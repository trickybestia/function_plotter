==> flow/design.v <==
module vga (
    clk,
    read_data,
    read_addr,
    r,
    g,
    b,
    hs,
    vs,
    swap
);
parameter HOR_TOTAL_PIXELS       = 800;
parameter HOR_ACTIVE_PIXELS      = 640;
parameter HOR_BACK_PORCH_PIXELS  = 48;
parameter HOR_FRONT_PORCH_PIXELS = 16;
parameter HOR_SYNC_PIXELS        = 96;
parameter HOR_SYNC_POLARITY      = 0;  
parameter VER_TOTAL_PIXELS       = 525;
parameter VER_ACTIVE_PIXELS      = 480;
parameter VER_BACK_PORCH_PIXELS  = 33;
parameter VER_FRONT_PORCH_PIXELS = 10;
parameter VER_SYNC_PIXELS        = 2;
parameter VER_SYNC_POLARITY      = 0;  
localparam X_WIDTH = $clog2(HOR_TOTAL_PIXELS);
localparam Y_WIDTH = $clog2(VER_TOTAL_PIXELS);
localparam READ_ADDR_WIDTH = $clog2(HOR_ACTIVE_PIXELS * VER_ACTIVE_PIXELS);
input clk;
input                              read_data;
output reg [READ_ADDR_WIDTH - 1:0] read_addr;
output reg [3:0] r;
output reg [3:0] g;
output reg [3:0] b;
output reg       hs;
output reg       vs;
output swap;
reg [X_WIDTH-1:0] x;
reg [Y_WIDTH-1:0] y;
reg hs_reg_0, hs_reg_1;
reg vs_reg_0, vs_reg_1;
reg de_reg_0, de_reg_1;  
wire [3:0] color;
assign color = (de_reg_1 & read_data) ? 4'b1111 : 0;
assign swap = (x == HOR_TOTAL_PIXELS - 1) & (y == VER_TOTAL_PIXELS - 1);
initial begin
    x         = 0;
    y         = 0;
    read_addr = 0;
    r         = 0;
    g         = 0;
    b         = 0;
    hs        = 0;
    vs        = 0;
    hs_reg_0  = 0;
    hs_reg_1  = 0;
    vs_reg_0  = 0;
    vs_reg_1  = 0;
    de_reg_0  = 0;
    de_reg_1  = 0;
end
always @(posedge clk) begin
    x <= (x == HOR_TOTAL_PIXELS - 1) ? 0 : x + 1;
end
always @(posedge clk) begin
    if (x == HOR_TOTAL_PIXELS - 1) begin
        y <= (y == VER_TOTAL_PIXELS - 1) ? 0 : y + 1;
    end
end
always @(posedge clk) begin
    r <= color;
    g <= color;
    b <= color;
end
always @(posedge clk) begin
    hs_reg_0 <= ((x >= HOR_ACTIVE_PIXELS + HOR_FRONT_PORCH_PIXELS) & (x < HOR_ACTIVE_PIXELS + HOR_FRONT_PORCH_PIXELS + HOR_SYNC_PIXELS)) ? HOR_SYNC_POLARITY : ~HOR_SYNC_POLARITY;
end
always @(posedge clk) begin
    hs_reg_1 <= hs_reg_0;
end
always @(posedge clk) begin
    hs <= hs_reg_1;
end
always @(posedge clk) begin
    vs_reg_0 <= ((y >= VER_ACTIVE_PIXELS + VER_FRONT_PORCH_PIXELS) & (y < VER_ACTIVE_PIXELS + VER_FRONT_PORCH_PIXELS + VER_SYNC_PIXELS)) ? VER_SYNC_POLARITY : ~VER_SYNC_POLARITY;
end
always @(posedge clk) begin
    vs_reg_1 <= vs_reg_0;
end
always @(posedge clk) begin
    vs <= vs_reg_1;
end
always @(posedge clk) begin
    de_reg_0 <= (x < HOR_ACTIVE_PIXELS) & (y < VER_ACTIVE_PIXELS);
end
always @(posedge clk) begin
    de_reg_1 <= de_reg_0;
end
always @(posedge clk) begin
    read_addr <= y * HOR_ACTIVE_PIXELS + x;
end
endmodule
Reports on vga
Tool output for the design above, in the order of the flow.
Lines are those of the file above, counted from 1.
Operators carry their Yosys type and port widths (W data, S select, Z words).
Cell names lack the library's common part.
Not given: -
- design top: vga
- clock port: clk
- standard-cell library: sky130hd
- library corner: tt_025C_1v80

Word level
Yosys after proc, flatten, opt, wreduce and memory -nomap, before mapping. Enables and synchronous resets that opt folds into registers are not counted as muxes. Memory bits, and registers merged into a memory's read port (data or address), are not among the register bits. Print and check cells are not counted. Equal cells are merged and count once.
- noted register bits after elaboration: 51
- elaborated cells: 32
- noted bits of input ports: 2
- output and inout bits at 34
- noted bitwise gates (word level): 5
- multiply operators at 1
- noted magnitude comparators: 6
- add/subtract/negate cells: 3
- multiplexer cells at 3
- equal/unequal tests: 2
- operator list (cell ; count):
    $mul A10 B3 Y12 const B ; 1
    $add A10 B1 Y10 const B ; 2
    $lt A10 B10 Y1 const B ; 2
    $eq A10 B10 Y1 const B ; 2
    $lt A10 B9 Y1 const B ; 2
    $add A19 B10 Y19 ; 1
    $ge A10 B10 Y1 const B ; 1
    $ge A10 B9 Y1 const B ; 1
    $and A1 B1 Y1 ; 5
    $mux W4 ; 1
    $mux W1 ; 2

Logic depth
Depth = most cells in a row (Yosys ltp): at word level without a register or memory, in the mapped netlist without a sequential cell, where the memories' decode and read muxes count.
- noted depth after elaboration: 3
- ABC_AREA at 0
- mapped depth: 9

Mapped cells and area
Source: synth_stat.txt of the flow (Yosys; design flattened, memories mapped). It holds for the ABC_AREA given above (unset counts as 0); a run with the other value may have another netlist.
- buffer cells at 14
- noted chip area (Yosys): 2332.2 µm²
- sequential area: 1061.0 µm²
- noted flip-flops: 48
- cells in the netlist: 217
- cell types (cell ; count ; area in all (µm²)):
    dfxtp_1 ; 38 ; 760.73
    edfxtp_1 ; 10 ; 300.288
    ha_1 ; 24 ; 300.288
    xnor2_1 ; 19 ; 166.41
    xor2_1 ; 10 ; 87.584
    buf_4 ; 11 ; 82.579
    nor2_1 ; 19 ; 71.318
    inv_1 ; 11 ; 41.29
    fa_1 ; 2 ; 40.038
    nand3_1 ; 8 ; 40.038
    nand2_1 ; 10 ; 37.536
    a21oi_1 ; 5 ; 25.024
    nor3_1 ; 5 ; 25.024
    o31ai_2 ; 2 ; 25.024
    o21ai_0 ; 4 ; 20.019
    and2_1 ; 3 ; 18.768
    nand4_1 ; 3 ; 18.768
    and4_1 ; 2 ; 17.517
Not listed: further types 24, cells in them 31.

Timing after synthesis
Path of least setup slack by OpenSTA after synthesis, without wires, with an ideal clock, recovery checks aside; 20% of the period is set as input and as output delay. Where synthesis merged equal registers, the netlist keeps one of their names.
- kind: register to register
- start: register y[1]
- end: register read_addr[15]
- period: 2.84 ns
- driving pins on the path: 10
- required time: 2.768 ns
- delay of the path: 2.579 ns
- data arrival time at 2.507 ns
- setup slack: 0.261 ns
- launch time at the first pin at 0.000 ns
- noted buffers on the path: 0
- noted setup time: 0.072 ns
- synthesis period reached at 2.579 ns
"delay of the path" is the arrival time less input delay plus setup time.
"driving pins on the path" counts driving pins, that of a launching flip-flop among them; a cell with two outputs on the path counts twice.
"synthesis period reached" is the clock period less the worst setup slack; recovery checks do not enter. This is arithmetic on one report: input and output delays are still those of the set period (20% each).
Between the ends stands the longest chain of elaborated cells between them, by number of cells; it is not shown to be the way that was timed. Of several equally long chains one is given.
A line is the first line of the expression or statement that the cell stems from. Yosys adds cells for indexed reads and writes and turns some case tables into memories.
- path through: edfxtp_1 -> ha_1 -> ha_1 -> fa_1 -> a21oi_1 -> o21bai_2 -> xor2_1 -> and3_4 -> mux2i_1 -> xnor2_1
- length of the longest elaborated chain at 2
- RTL lines, path post-synthesis (element ; line ; RTL):
    start: declaration ; 37 ; reg [Y_WIDTH-1:0] y;
    start: assignment ; 65 ; y <= (y == VER_TOTAL_PIXELS - 1) ? 0 : y + 1;
    $mul A10 B3 Y12 ; 98 ; read_addr <= y * HOR_ACTIVE_PIXELS + x;
    $add A19 B10 Y19 ; 98 ;
    end: assignment ; 98 ;
    end: declaration ; 29 ; output reg [READ_ADDR_WIDTH - 1:0] read_addr;

Worst path after layout
From the final timing report of flow run 1: the path of least setup slack in the routed layout; clock arrival at registers is part of the times.
- kind: register to register
- start: register y[3]
- end: register read_addr[15]
- noted buffers on the path: 0
- driving pins on the path: 10
- setup slack: 1.01 ns
- required time: 3.93 ns
- noted setup time: 0.06 ns
- data arrival time at 2.93 ns
- period: 3.7 ns
- launch time at the first pin at 0.30 ns
Between the ends stands the longest chain of elaborated cells between them, by number of cells; it is not shown to be the way that was timed. Of several equally long chains one is given.
- path through: edfxtp_1 -> ha_1 -> ha_1 -> fa_1 -> a21oi_2 -> o21bai_2 -> xor2_1 -> and3_4 -> mux2i_1 -> xnor2_1
- length of the longest elaborated chain at 2
- RTL lines, path after layout (element ; line ; RTL):
    start: declaration ; 37 ; reg [Y_WIDTH-1:0] y;
    start: assignment ; 65 ; y <= (y == VER_TOTAL_PIXELS - 1) ? 0 : y + 1;
    $mul A10 B3 Y12 ; 98 ; read_addr <= y * HOR_ACTIVE_PIXELS + x;
    $add A19 B10 Y19 ; 98 ;
    end: assignment ; 98 ;
    end: declaration ; 29 ; output reg [READ_ADDR_WIDTH - 1:0] read_addr;

Subject: vga on sky130hd, stored results

Hello all,

Record of 2 stored runs of the RTL-to-layout flow on vga, platform sky130hd. The runs are unordered. Constraints: input delay and output delay 20% of the set period each, output load 0.01 pF.
"clock period reached" is the run's clock period less its worst setup slack. It is reckoned from that one timing run; input and output delays stay at 20% of the period that was set.
"power consumption": no workload was simulated; the value follows from the tool's default switching activity.

Flow run 1

==> flow/run.sh <==
#!/bin/bash
# the make line also repeats the synthesis and layout settings of config.mk as NAME=value (left out here)
make -C /OpenROAD-flow-scripts/flow DESIGN_CONFIG=/design/flow/config.mk WORK_HOME=/design/flow/orfs CLKGATE_MAP_FILE= finish
==> flow/config.mk <==
export PLATFORM = sky130hd
export DESIGN_NAME = vga
export DESIGN_NICKNAME = vga
export VERILOG_FILES = /design/flow/design.v
export SDC_FILE = /design/flow/constraint.sdc
export NUM_CORES = 4
export LEC_CHECK = 0
export CAP_MARGIN = 20
export CELL_PAD_IN_SITES_GLOBAL_PLACEMENT = 0
export CORE_ASPECT_RATIO = 1.52
export CORE_MARGIN = 2
export CORE_UTILIZATION = 69
export CTS_CLUSTER_DIAMETER = 370
export CTS_CLUSTER_SIZE = 95
export GPL_ROUTABILITY_DRIVEN = 1
export MAX_ROUTING_LAYER = met4
export PLACE_DENSITY = 0.84
export SETUP_SLACK_MARGIN = 0.87
export SLEW_MARGIN = 20
==> flow/constraint.sdc <==
create_clock -name core_clock -period 3.7 [get_ports {clk}]
set_input_delay 0.7400 -clock core_clock [delete_from_list [all_inputs] [get_ports {clk}]]
set_output_delay 0.7400 -clock core_clock [all_outputs]
set_load 0.01 [all_outputs]

Measured in flow run 1:
- lowest hold slack: 0.331 ns
- noted the worst setup slack after layout: 1.006 ns
- noted the mapped cell area after synthesis: 2332.2 µm²
- final design utilization: 0.853
- die outline area: 3871.2 µm²
- noted the final setup TNS: 0.000 ns
- noted the power consumption: 0.9036 mW
- clock period reached at 2.694 ns

Flow run 2

==> flow/run.sh <==
#!/bin/bash
# the make line also repeats the synthesis and layout settings of config.mk as NAME=value (left out here)
make -C /OpenROAD-flow-scripts/flow DESIGN_CONFIG=/design/flow/config.mk WORK_HOME=/design/flow/orfs CLKGATE_MAP_FILE= finish
==> flow/config.mk <==
export PLATFORM = sky130hd
export DESIGN_NAME = vga
export DESIGN_NICKNAME = vga
export VERILOG_FILES = /design/flow/design.v
export SDC_FILE = /design/flow/constraint.sdc
export NUM_CORES = 4
export LEC_CHECK = 0
export CAP_MARGIN = 30
export CORE_MARGIN = 2
export CORE_UTILIZATION = 40
export CTS_CLUSTER_SIZE = 75
export HOLD_SLACK_MARGIN = 0.12
export MIN_ROUTING_LAYER = met2
export PLACE_DENSITY = 0.61
export SLEW_MARGIN = 5
export TNS_END_PERCENT = 25
==> flow/constraint.sdc <==
create_clock -name core_clock -period 2.52 [get_ports {clk}]
set_input_delay 0.5040 -clock core_clock [delete_from_list [all_inputs] [get_ports {clk}]]
set_output_delay 0.5040 -clock core_clock [all_outputs]
set_load 0.01 [all_outputs]

Measured in flow run 2:
- lowest hold slack: 0.331 ns
- final design utilization: 0.536
- noted the power consumption: 1.357 mW
- noted the worst setup slack after layout: 0.055 ns
- noted the mapped cell area after synthesis: 2332.2 µm²
- die outline area: 6457.7 µm²
- clock period reached at 2.465 ns
- noted the final setup TNS: 0.000 ns

Thanks
