==> flow/design.v <==
module ps2 (
    clk,
    ps2_clk,
    ps2_dat,
    symbol
);
input clk;
input ps2_clk;
input ps2_dat;
output reg [6:0] symbol;
wire [15:0] key;
wire        key_pressed;
wire        new_key;
ps2_rx ps2_rx (
    .clk         (clk),
    .rx_clk      (ps2_clk),
    .rx          (ps2_dat),
    .key         (key),
    .key_pressed (key_pressed),
    .new_key     (new_key)
);
always @(*) begin
    symbol = 0;
    if (new_key & key_pressed) begin
        case (key)
            16'hE06B: symbol = 1;  
            16'hE074: symbol = 2;  
            16'h0066: symbol = 3;  
            16'h0016: symbol = "1";
            16'h001E: symbol = "2";
            16'h0026: symbol = "3";
            16'h0025: symbol = "4";
            16'h002E: symbol = "5";
            16'h0036: symbol = "6";
            16'h003D: symbol = "7";
            16'h003E: symbol = "8";
            16'h0046: symbol = "9";
            16'h0045: symbol = "0";
            16'h004E: symbol = "-";
            16'h0015: symbol = "q";
            16'h001D: symbol = "w";
            16'h0024: symbol = "e";
            16'h002D: symbol = "r";
            16'h002C: symbol = "t";
            16'h0035: symbol = "y";
            16'h003C: symbol = "u";
            16'h0043: symbol = "i";
            16'h0044: symbol = "o";
            16'h004D: symbol = "p";
            16'h0054: symbol = "[";
            16'h005B: symbol = "]";
            16'h001C: symbol = "a";
            16'h001B: symbol = "s";
            16'h0023: symbol = "d";
            16'h002B: symbol = "f";
            16'h0034: symbol = "g";
            16'h0033: symbol = "h";
            16'h003B: symbol = "j";
            16'h0042: symbol = "k";
            16'h004B: symbol = "l";
            16'h001A: symbol = "z";
            16'h0022: symbol = "x";
            16'h0021: symbol = "c";
            16'h002A: symbol = "v";
            16'h0032: symbol = "b";
            16'h0031: symbol = "n";
            16'h003A: symbol = "m";
            16'h0049: symbol = ".";
            16'h004A: symbol = "/";
            16'h0029: symbol = " ";
            16'hE04A: symbol = "/";
            16'h007C: symbol = "*";
            16'h007B: symbol = "-";
            16'h006C: symbol = "7";
            16'h0075: symbol = "8";
            16'h007D: symbol = "9";
            16'h0079: symbol = "+";
            16'h006B: symbol = "4";
            16'h0073: symbol = "5";
            16'h0074: symbol = "6";
            16'h0069: symbol = "1";
            16'h0072: symbol = "2";
            16'h007A: symbol = "3";
            16'h0070: symbol = "0";
            16'h0071: symbol = ".";
        endcase
    end
end
endmodule
module ps2_raw_rx (
    input clk,
    input rx_clk,
    input rx,
    output reg [7:0] data,
    output reg       new_data  
);
localparam STATE_IDLE = 0, STATE_RECEIVE_DATA = 1, STATE_RECEIVE_PARITY = 2, STATE_RECEIVE_STOP_BIT = 3;
reg [1:0] state;
reg [2:0] rx_clk_sync;
reg [2:0] rx_sync;
reg       parity_valid;
reg       rx_buffer_parity;
reg [7:0] rx_buffer;
reg [2:0] rx_count;
initial begin
    rx_clk_sync <= 3'b111;
    rx_sync     <= 3'b111;
    state <= STATE_IDLE;
    parity_valid     <= 0;
    rx_buffer_parity <= 1;
    rx_buffer        <= 0;
    rx_count         <= 0;
    data     <= 0;
    new_data <= 0;
end
always @(posedge clk) begin
    rx_clk_sync <= (rx_clk_sync << 1) | rx_clk;
    rx_sync     <= (rx_sync << 1) | rx;
end
always @(posedge clk) begin
    new_data <= 0;
    if (rx_clk_sync[2] == 1 && rx_clk_sync[1] == 0)
    case (state)
        STATE_IDLE: begin
            parity_valid     <= 0;
            rx_buffer_parity <= 1;
            rx_buffer        <= 0;
            rx_count         <= 0;
            state <= rx_sync[1] == 0 ? STATE_RECEIVE_DATA : STATE_IDLE;
        end
        STATE_RECEIVE_DATA: begin
            rx_buffer        <= {rx_sync[1], rx_buffer[7:1]};
            rx_buffer_parity <= rx_buffer_parity ^ rx_sync[1];
            rx_count         <= rx_count + 1;
            state <= rx_count == 7 ? STATE_RECEIVE_PARITY : STATE_RECEIVE_DATA;
        end
        STATE_RECEIVE_PARITY: begin
            parity_valid <= rx_sync[1] == rx_buffer_parity;
            state <= STATE_RECEIVE_STOP_BIT; 
        end
        STATE_RECEIVE_STOP_BIT: begin
            if (rx_sync[1] && parity_valid) begin
                data     <= rx_buffer;
                new_data <= 1;
            end
            state <= STATE_IDLE;
        end
    endcase
end
endmodule
module ps2_rx (
    input clk,
    input rx_clk,
    input rx,
    output reg [15:0] key,
    output reg        key_pressed,  
    output reg        new_key       
);
localparam STATE_IDLE = 0,
           STATE_WAIT_ONE_BYTE_KEY_RELEASE = 1,
           STATE_WAIT_TWO_BYTE_KEY_PRESS = 2,
           STATE_WAIT_TWO_BYTE_KEY_RELEASE = 3;
reg [1:0] state;
wire [7:0] rx_data;
wire       rx_new_data;
ps2_raw_rx ps2_raw_rx_inst (
    .clk(clk),
    .rx_clk(rx_clk),
    .rx(rx),
    .data(rx_data),
    .new_data(rx_new_data)
);
initial begin
    state <= STATE_IDLE;
    key         <= 0;
    key_pressed <= 0;
    new_key     <= 0;
end
always @(posedge clk) begin
    new_key <= 0;
    if (rx_new_data) case (state)
        STATE_IDLE: begin
            case (rx_data)
                8'hF0: state <= STATE_WAIT_ONE_BYTE_KEY_RELEASE;
                8'hE0: state <= STATE_WAIT_TWO_BYTE_KEY_PRESS;
                default: begin
                    key         <= rx_data;
                    key_pressed <= 1;
                    new_key     <= 1;
                end
            endcase
        end
        STATE_WAIT_ONE_BYTE_KEY_RELEASE: begin
            key         <= rx_data;
            key_pressed <= 0;
            new_key     <= 1;
            state <= STATE_IDLE;
        end
        STATE_WAIT_TWO_BYTE_KEY_PRESS: begin
            if (rx_data == 8'hF0) begin
                state <= STATE_WAIT_TWO_BYTE_KEY_RELEASE;
            end else begin
                key         <= {8'hE0, rx_data};
                key_pressed <= 1;
                new_key     <= 1;
                state <= STATE_IDLE;
            end
        end
        STATE_WAIT_TWO_BYTE_KEY_RELEASE: begin
            key         <= {8'hE0, rx_data};
            key_pressed <= 0;
            new_key     <= 1;
            state <= STATE_IDLE;
        end
    endcase
end
endmodule
# Step by step through the tools: ps2
# What the tools print for ps2, step after step.
# Line numbers count from 1 in the design file above.
# Operators: Yosys type, input widths -> output width; for muxes data width and select width s.
# Cell names lack the library's common part.
# The mark - stands for no value.
[setup]
top_module = "ps2"
clock = "clk"
cell_library = "sky130hd"
pvt_corner = "tt_025C_1v80"

# After elaboration
# Source: Yosys, flattened and elaborated, memories not mapped. Widths are those after wreduce. Registers that Yosys merges into a memory's read port (data or address) are not register bits. Print and check cells do not count. Equal cells are merged and count once.
[bits]
regBits = 49
inputBits = 3
output_inout_bits = 7
wordCells = 144
[classes]
n_addsub = 1
equal = 73
muxes = 22
bitwise = 5
reduce_and_logical = 30
[op_table]
columns = ["operator", "count"]
rows = [
  ["$eq 16x7->1 const B", 27],
  ["$eq 16x6->1 const B", 23],
  ["$pmux 7 s47", 1],
  ["$eq 16x5->1 const B", 7],
  ["$pmux 16 s4", 1],
  ["$eq 16x16->1 const B", 3],
  ["$mux 16", 2],
  ["$reduce_or 2->1", 15],
  ["$eq 8x8->1 const B", 2],
  ["$pmux 8 s2", 1],
  ["$eq 2x2->1 const B", 4],
  ["$reduce_and 4->1", 2],
  ["$pmux 2 s4", 1],
  ["$mux 7", 1],
  ["$reduce_and 2->1", 3],
  ["$reduce_and 3->1", 2],
  ["$pmux 3 s2", 1],
  ["$pmux 2 s3", 1],
  ["$pmux 1 s3", 2],
  ["$mux 1", 6],
  ["$eq 2x1->1 const B", 2],
  ["$ne 2x2->1 const B", 2],
  ["$logic_not 2->1", 2],
  ["$reduce_bool 2->1", 2],
  ["$reduce_bool 4->1", 1],
  ["$pmux 2 s2", 1],
  ["$pmux 1 s2", 2],
  ["$mux 2", 2],
]
# Other operator kinds: 11; their cells: 12.

# Logic depth
# Depth = most cells in a row (Yosys ltp): at word level without a register or memory, in the mapped netlist without a sequential cell, where the memories' decode and read muxes count.
[depth]
depth_word = 4
ABC_AREA = 0
mapped_depth = 8
ltp_nobuf = 6

# Mapped cells and area
# Yosys stat after the flow's synthesis: flattened, memories mapped to cells. It holds for the ABC_AREA given above (unset counts as 0); a run with the other value may have another netlist.
[by_type]
columns = ["cell_type", "count", "area_total_um2"]
rows = [
  ["edfxtp_1", 35, 1.05E+03],
  ["dfxtp_1", 7, 140.134],
  ["nor2_1", 30, 112.608],
  ["nand2b_1", 12, 75.072],
  ["nand2_1", 19, 71.318],
  ["a21oi_1", 14, 70.067],
  ["and2_1", 11, 68.816],
  ["nor3_1", 13, 65.062],
  ["nor4_1", 10, 62.56],
  ["buf_2", 12, 60.058],
  ["nor2b_1", 8, 50.048],
  ["o21ai_0", 8, 40.038],
  ["a31oi_1", 6, 37.536],
  ["nand3b_1", 5, 37.536],
  ["a41oi_1", 4, 35.034],
  ["xor2_1", 4, 35.034],
  ["a2111oi_2", 2, 30.029],
  ["nor3b_1", 4, 30.029],
]
# Not listed: further types 41, cells in them 77.
[synth_totals]
mapped_cells = 281
area_um2 = 2658.8
seqArea_um2 = 1191.1
ff_cells = 42
buffers = 20
# By module: a second synthesis without flattening, with its own total; a netlist apart from the flattened one above.
[hier_totals]
cells_unflattened = 301
hier_area_um2 = 2821.5
# Each row is one instance without its submodules.
[by_module]
columns = ["mod", "instances", "n_cells", "mod_area_um2", "mod_seq_area_um2"]
rows = [
  ["ps2", 1, 207, 1248.7, 0.0],
  ["ps2_raw_rx", 1, 59, 1002.2, 810.8],
  ["ps2_rx", 1, 35, 570.5, 380.4],
]

# Worst setup path after synthesis
# Path of least setup slack by OpenSTA after synthesis, without wires, with an ideal clock, recovery checks aside; 20% of the period is set as input and as output delay. Where synthesis merged equal registers, the netlist keeps one of their names.
[synth_path]
kind = "flip-flop to output port"
start = "reg ps2_rx.key[7]"
end = "out symbol[5]"
tclk_ps = 2840
out_delay_ps = 568
launch_ps = 0
arrival_time_ps = 1888
required_ps = 2272
path_slack_ps = 384
delay_ps = 1888
driving_pins = 8
n_path_buf = 1
synth_period_reached_ps = 2456
# "delay_ps" is the arrival time less input delay plus setup time.
# At an output port there is no setup time.
# "driving_pins" counts driving pins, that of a launching flip-flop among them; a cell with two outputs on the path counts twice.
# "synth_period_reached_ps" is the clock period less the worst setup slack; recovery checks do not enter. This is arithmetic on one report: input and output delays are still those of the set period (20% each).
# The rows between start and end are the longest chain of elaborated cells between them; the timing report does not say that the signal goes this way. Where chains are equally long, one stands for them.
# Each line given opens the expression or statement behind the cell; cells for indexed reads and writes are added by Yosys, which also makes memories of some case tables.
# A register here has more assigning lines than the two given.
[synth_via]
path_cell_list = "edfxtp_1 > buf_6 > or4b_4 > or2_4 > nor3_2 > or4_1 > nor3_2 > a41oi_1"
elab_chain_cells = 4
cells_between = 75
cone_lines = 2
cone_classes = "60 x eq/ne; 2 x mux; 13 x reduce/logical"
[synth_lines]
columns = ["item", "line_no", "source"]
rows = [
  ["from (decl)", 155, "output reg [15:0] key,"],
  ["from (assign)", 187, "key         <= rx_data;"],
  ["from (assign)", 194, "key         <= rx_data;"],
  ["$eq 16x7->1", 25, "case (key)"],
  ["$reduce_or 2->1", "-", ""],
  ["$pmux 7 s47", 25, ""],
  ["$mux 7", 24, "if (new_key & key_pressed) begin"],
  ["to (decl)", 10, "output reg [6:0] symbol;"],
]

# Timing after layout
# From the final timing report of flow run 2: the path of least setup slack in the routed layout; clock arrival at registers is part of the times.
# The path's times are printed in steps of 10 ps; the period is the one set.
[layout_path]
kind = "flip-flop to output port"
start = "reg ps2_rx.key[6]"
end = "out symbol[5]"
tclk_ps = 2050
out_delay_ps = 410
launch_ps = 280
arrival_time_ps = 2510
required_ps = 1640
path_slack_ps = -870
driving_pins = 13
n_path_buf = 6
# The rows between start and end are the longest chain of elaborated cells between them; the timing report does not say that the signal goes this way. Where chains are equally long, one stands for them.
# A register here has more assigning lines than the two given.
[layout_via]
path_cell_list = "edfxtp_1 > buf_6 > buf_6 > buf_4 > nor3b_4 > buf_4 > nand2_1 > o21bai_1 > o211ai_1 > nor4_2 > buf_4 > a41oi_2 > buf_2"
elab_chain_cells = 4
cells_between = 75
cone_lines = 2
cone_classes = "60 x eq/ne; 2 x mux; 13 x reduce/logical"
[layout_lines]
columns = ["item", "line_no", "source"]
rows = [
  ["from (decl)", 155, "output reg [15:0] key,"],
  ["from (assign)", 187, "key         <= rx_data;"],
  ["from (assign)", 194, "key         <= rx_data;"],
  ["$eq 16x7->1", 25, "case (key)"],
  ["$reduce_or 2->1", "-", ""],
  ["$pmux 7 s47", 25, ""],
  ["$mux 7", 24, "if (new_key & key_pressed) begin"],
  ["to (decl)", 10, "output reg [6:0] symbol;"],
]

# ps2 through Yosys and OpenROAD on sky130hd: 2 stored runs, unordered, with their settings and measured results. The constraints put input and output delay at 20% of the set period each and load the outputs with 0.01 pF.

[[run]]
name = "flow run 1"
[run.settings]
period_ns = 3.81
CORE_UTILIZATION = 47
SETUP_SLACK_MARGIN = 0.19
PLACE_DENSITY_LB_ADDON = 0.0
CORE_MARGIN = 6
CELL_PAD_IN_SITES_GLOBAL_PLACEMENT = 3
MIN_ROUTING_LAYER = "met1"
CAP_MARGIN = 20
SLEW_MARGIN = 20
[run.results]
outcome = "stopped before the end: placement reported FLW-0024"

[[run]]
name = "flow run 2"
[run.settings]
period_ns = 2.05
CORE_UTILIZATION = 20
SETUP_SLACK_MARGIN = 0.47
PLACE_DENSITY_LB_ADDON = 0.19
CORE_ASPECT_RATIO = 0.68
CELL_PAD_IN_SITES_DETAIL_PLACEMENT = 2
ABC_AREA = 0
CTS_CLUSTER_DIAMETER = 211
CAP_MARGIN = 10
SLEW_MARGIN = 5
CORE_MARGIN = 2
[run.results]
synthesis_area_um2 = 2658.8
design.die.area_um2 = 14249.7
finish.stdcell_area_um2 = 4209.0
final_util_pct = 32.7
fin_ws_ps = -871
tns_setup_ps = -5626
ws_hold_ps = 327
